==> flow/design.v <==
module bib3Advanced (
    input clk,
    input basla,
    input [8:0] buyruk,
    output reg [3:0] sonuc,
    output reg bitti
);
    integer i, a, b, c, count;
    always@(posedge clk) begin
        if(basla) begin
            bitti <= 1'b0;
            case (buyruk[8:6])
                default: begin
                    sonuc <= 4'b0000;
                end
                3'b000: begin
                    sonuc <= buyruk[5:3] + buyruk[2:0];
                    bitti <= 1'b1;
                end
                3'b001: begin
                    sonuc <= buyruk[5:3] - buyruk[2:0];
                    bitti <= 1'b1;
                end
                3'b010: begin
                    sonuc <= buyruk[5:3] & buyruk[2:0];
                    bitti <= 1'b1;
                end
                3'b011: begin
                    sonuc <= buyruk[5:3] | buyruk[2:0];
                    bitti <= 1'b1;
                end
                3'b100: begin
                    for (i = 0; i <= 4; i++) begin
                        if (buyruk[i] == buyruk[i+1])
                            sonuc <= 4'b1111;
                        else
                            sonuc <= 4'b0000;
                    end
                    bitti <= 1'b1;
                end
                3'b101: begin
                    for (a = 0; a <= 5; a++) begin
                        if (buyruk[a] == 1)
                            sonuc <= 4'b1111;
                        else
                            sonuc <= 4'b0000;
                    end
                    bitti <= 1'b1;
                end
                3'b110: begin
                    count = 0;
                    for (b = 0; b <= 5; b++) begin
                        if (buyruk[b] == 1)
                            count = count + 1;
                    end
                    if (count % 2 == 0)
                        sonuc <= 4'b1111;
                    else
                        sonuc <= 4'b0000;
                    bitti <= 1'b1;
                end
                3'b111: begin
                    count = 0;
                    for (c = 0; c <= 5; c++)
                        if (buyruk[c] == 1)
                            count = count + 1;
                    if (count % 2 == 0)
                        sonuc <= 4'b0000;
                    else
                        sonuc <= 4'b1111;
                    bitti <= 1'b1;
                end
            endcase
        end
        else begin
            bitti <= 1'b0;
            sonuc <= 4'b0000;
        end
    end
endmodule
======== Tool chain data of bib3Advanced ========
What the tools print for bib3Advanced, step after step.
Line numbers count from 1 in the design file above.
Library cell names are shortened.
A cell with -- has no value.
set-up
  top module .............................. bib3Advanced
  clock port .............................. clk
  library ................................. sky130hd
  corner .................................. tt_025C_1v80

======== Word-level counts ========
Source: Yosys, flattened and elaborated, memories not mapped. Widths are those after wreduce. Registers that Yosys merges into a memory's read port (data or address) are not register bits. Print and check cells do not count. Equal cells are merged and count once.
storage and ports
  register bits after elaboration ......... 5
  bits in latches ......................... 0
  memory bits (writable) .................. 0
  memory bits (read-only) ................. 0
  clocked read ports x word width ......... 0
  memories ................................ 0
  input port bits ......................... 11
  output and inout bits ................... 5
  word-level cells ........................ 71
cells by class
  add/subtract/negate cells ............... 12
  multiply operators ...................... 0
  div/mod/pow operators ................... 0
  $lt $le $gt $ge ......................... 0
  equality and inequality tests ........... 8
  shifts and indexed selects .............. 0
  multiplexer cells ....................... 41
  bitwise logic cells ..................... 4
  reduce/logical cells .................... 4
operators by type and width
  kind                                                  count
  two-way mux 32 bit                                    34
  adder 32 x 2 -> 32 bit (second input constant)        10
  logical NOT 32 bit                                    2
  case mux 4 bit (select 8 bit)                         1
  two-way mux 4 bit                                     4
  equality test 3 bit (second input constant)           4
  OR reduction 8 bit                                    1
  equality test 3 x 2 -> 1 bit (second input constant)  2
  adder 3 x 3 -> 4 bit                                  1
  subtractor 3 x 3 -> 4 bit                             1
  equality test 3 x 1 -> 1 bit (second input constant)  1
  AND 3 bit                                             1
  OR 3 bit                                              1
  logical NOT 3 bit                                     1
  AND 1 bit                                             2
  two-way mux 1 bit                                     2
  equality test 1 bit                                   1

======== Logic depth ========
Depth = most cells in a row (Yosys ltp): at word level without a register or memory, in the mapped netlist without a sequential cell, where the memories' decode and read muxes count.
logic depth
  depth in word-level cells ............... 27
  ABC_AREA ................................ 0
  depth in mapped cells ................... 10

======== After synthesis ========
The flow's flattened synthesis, as Yosys stat reports it; memories are mapped. The netlist is that of the ABC_AREA named above (0 if unset); the other value can give another one.
Totals and module areas in this step are rounded.
mapped netlist
  standard cells after synthesis .......... 58
  mapped area ............................. 493 um2
  sequential part of the area ............. 100 um2
  flip-flop cells ......................... 5
cell types
  cell      count  total area (um2)
  dfxtp_1   5      100.096
  ha_1      6      75.072
  inv_1     7      26.275
  xnor2_1   3      26.275
  xor2_1    3      26.275
  a21oi_1   5      25.024
  xnor3_1   1      22.522
  fa_1      1      20.019
  mux2i_1   2      20.019
  nor2_1    5      18.768
  a211oi_1  2      15.014
  nor3_1    3      15.014
  o21ai_0   3      15.014
  a211oi_2  1      12.512
  a2111o_1  1      11.261
  buf_6     1      11.261
  nand2_1   3      11.261
  maj3_1    1      10.01
Other cell types: 5; their cells: 5.

======== Timing after synthesis ========
OpenSTA on the mapped netlist: ideal clock, no wires. The path of least setup slack (recovery checks aside). Input and output delay are each 20% of the period. Register names are those of the netlist, which keeps one name where synthesis merged equal registers.
timing path after synthesis
  path kind ............................... input-to-reg
  from .................................... input port buyruk[7]
  to ...................................... register sonuc[2]
  clock period ............................ 2.37 ns
  input delay ............................. 0.474 ns
  library setup time ...................... 0.125 ns
  arrival ................................. 2.067 ns
  required time ........................... 2.245 ns
  slack ................................... 0.178 ns
  path delay .............................. 1.718 ns
  stages .................................. 10
  buffers on the path ..................... 1
  synthesis period reached ................ 2.192 ns
"path delay" is the arrival time less input delay plus setup time.
"stages": output pins that drive a net of the path, with the launching flip-flop's if there is one; two outputs of one cell count as two.
"synthesis period reached" = period - worst setup slack (recovery checks aside). The figure is calculated, with input and output delays left at 20% of the set period.
Between the ends stands the longest chain of elaborated cells between them, by number of cells; it is not shown to be the way that was timed. Of several equally long chains one is given.
A line is the first line of the expression or statement that the cell stems from. Yosys adds cells for indexed reads and writes and turns some case tables into memories.
A register here has more assigning lines than the two given.
between the ends, after synthesis
  path through ............................ clkbuf_1 > nor2_1 > nand2_1 > mux2i_1 > inv_1 > fa_1 > xor2_1 > nor2_1 > a211oi_1 > nor3_1
  length of the longest elaborated chain .. 27
ends and longest elaborated chain, after synthesis
  item                           line  text
  start, declared                4     input [8:0] buyruk,
  equality test 3 bit            12    case (buyruk[8:6])
  two-way mux 32 bit             12
  two-way mux 32 bit             10    if(basla) begin
  adder 32 x 2 -> 32 bit         66    count = count + 1;
  two-way mux 32 bit             65    if (buyruk[c] == 1)
  two-way mux 32 bit             12
  two-way mux 32 bit             10
  [13 not listed]                --
  two-way mux 32 bit             65
  two-way mux 32 bit             12
  two-way mux 32 bit             10
  AND 1 bit                      --
  logical NOT 32 bit             67    if (count % 2 == 0)
  two-way mux 4 bit              67
  case mux 4 bit (select 8 bit)  12
  end, assigned                  17    sonuc <= buyruk[5:3] + buyruk[2:0];
  end, assigned                  21    sonuc <= buyruk[5:3] - buyruk[2:0];
  end, declared                  5     output reg [3:0] sonuc,

======== Path in the finished layout ========
From the final timing report of stored run 2: the path of least setup slack in the routed layout; clock arrival at registers is part of the times.
timing path after layout
  path kind ............................... input-to-reg
  from .................................... input port buyruk[0]
  to ...................................... register sonuc[2]
  clock period ............................ 3.2 ns
  input delay ............................. 0.64 ns
  library setup time ...................... 0.12 ns
  arrival ................................. 2.83 ns
  required time ........................... 3.29 ns
  slack ................................... 0.46 ns
  stages .................................. 10
  buffers on the path ..................... 1
Between the ends stands the longest chain of elaborated cells between them, by number of cells; it is not shown to be the way that was timed. Of several equally long chains one is given.
A register here has more assigning lines than the two given.
between the ends, after layout
  path through ............................ clkdlybuf4s50_1 > inv_1 > ha_1 > mux2i_1 > inv_1 > fa_1 > xor2_1 > nor2_1 > a211oi_1 > nor3_1
  length of the longest elaborated chain .. 27
ends and longest elaborated chain, after layout
  item                           line  text
  start, declared                4     input [8:0] buyruk,
  two-way mux 1 bit              65    if (buyruk[c] == 1)
  two-way mux 32 bit             12    case (buyruk[8:6])
  two-way mux 32 bit             10    if(basla) begin
  adder 32 x 2 -> 32 bit         66    count = count + 1;
  two-way mux 32 bit             65
  two-way mux 32 bit             12
  two-way mux 32 bit             10
  [13 not listed]                --
  two-way mux 32 bit             65
  two-way mux 32 bit             12
  two-way mux 32 bit             10
  AND 1 bit                      --
  logical NOT 32 bit             67    if (count % 2 == 0)
  two-way mux 4 bit              67
  case mux 4 bit (select 8 bit)  12
  end, assigned                  17    sonuc <= buyruk[5:3] + buyruk[2:0];
  end, assigned                  21    sonuc <= buyruk[5:3] - buyruk[2:0];
  end, declared                  5     output reg [3:0] sonuc,

# Flow runs of bib3Advanced

Measured data: module bib3Advanced, platform sky130hd, 2 stored runs of the flow under differing settings, order arbitrary. Input and output delays are each 20% of the period that was set; the output load is 0.01 pF.
The measured numbers are rounded.

======== stored run 1 ========
==> flow/run.sh <==
#!/bin/bash
# the make line also repeats the synthesis and layout settings of config.mk as NAME=value (left out here)
make -C /OpenROAD-flow-scripts/flow DESIGN_CONFIG=/design/flow/config.mk WORK_HOME=/design/flow/orfs CLKGATE_MAP_FILE= finish
==> flow/config.mk <==
export PLATFORM = sky130hd
export DESIGN_NAME = bib3Advanced
export DESIGN_NICKNAME = bib3Advanced
export VERILOG_FILES = /design/flow/design.v
export SDC_FILE = /design/flow/constraint.sdc
export NUM_CORES = 4
export LEC_CHECK = 0
export CAP_MARGIN = 30
export CELL_PAD_IN_SITES_DETAIL_PLACEMENT = 2
export CORE_MARGIN = 2
export CORE_UTILIZATION = 47
export CTS_CLUSTER_SIZE = 24
export GPL_TIMING_DRIVEN = 1
export SETUP_SLACK_MARGIN = 0.14
export SLEW_MARGIN = 20
export TNS_END_PERCENT = 20
==> flow/constraint.sdc <==
create_clock -name core_clock -period 1.89 [get_ports {clk}]
set_input_delay 0.3780 -clock core_clock [delete_from_list [all_inputs] [get_ports {clk}]]
set_output_delay 0.3780 -clock core_clock [all_outputs]
set_load 0.01 [all_outputs]

-------- stored run 1 --------
  unfinished; error DPL-0033 in placement

======== stored run 2 ========
==> flow/run.sh <==
#!/bin/bash
# the make line also repeats the synthesis and layout settings of config.mk as NAME=value (left out here)
make -C /OpenROAD-flow-scripts/flow DESIGN_CONFIG=/design/flow/config.mk WORK_HOME=/design/flow/orfs CLKGATE_MAP_FILE= finish
==> flow/config.mk <==
export PLATFORM = sky130hd
export DESIGN_NAME = bib3Advanced
export DESIGN_NICKNAME = bib3Advanced
export VERILOG_FILES = /design/flow/design.v
export SDC_FILE = /design/flow/constraint.sdc
export NUM_CORES = 4
export LEC_CHECK = 0
export CAP_MARGIN = 20
export CELL_PAD_IN_SITES_DETAIL_PLACEMENT = 1
export CORE_ASPECT_RATIO = 1.43
export CORE_MARGIN = 3
export CORE_UTILIZATION = 16
export CTS_CLUSTER_DIAMETER = 399
export PLACE_DENSITY_LB_ADDON = 0.16
export SLEW_MARGIN = 20
==> flow/constraint.sdc <==
create_clock -name core_clock -period 3.2 [get_ports {clk}]
set_input_delay 0.6400 -clock core_clock [delete_from_list [all_inputs] [get_ports {clk}]]
set_output_delay 0.6400 -clock core_clock [all_outputs]
set_load 0.01 [all_outputs]

-------- measured, stored run 2 --------
  Yosys chip area after synthesis ......... 493 um2
  utilization after layout ................ 0.26
  standard-cell area after layout ......... 749 um2
  worst setup slack after layout .......... 0.457 ns
  area of the die ......................... 3790 um2
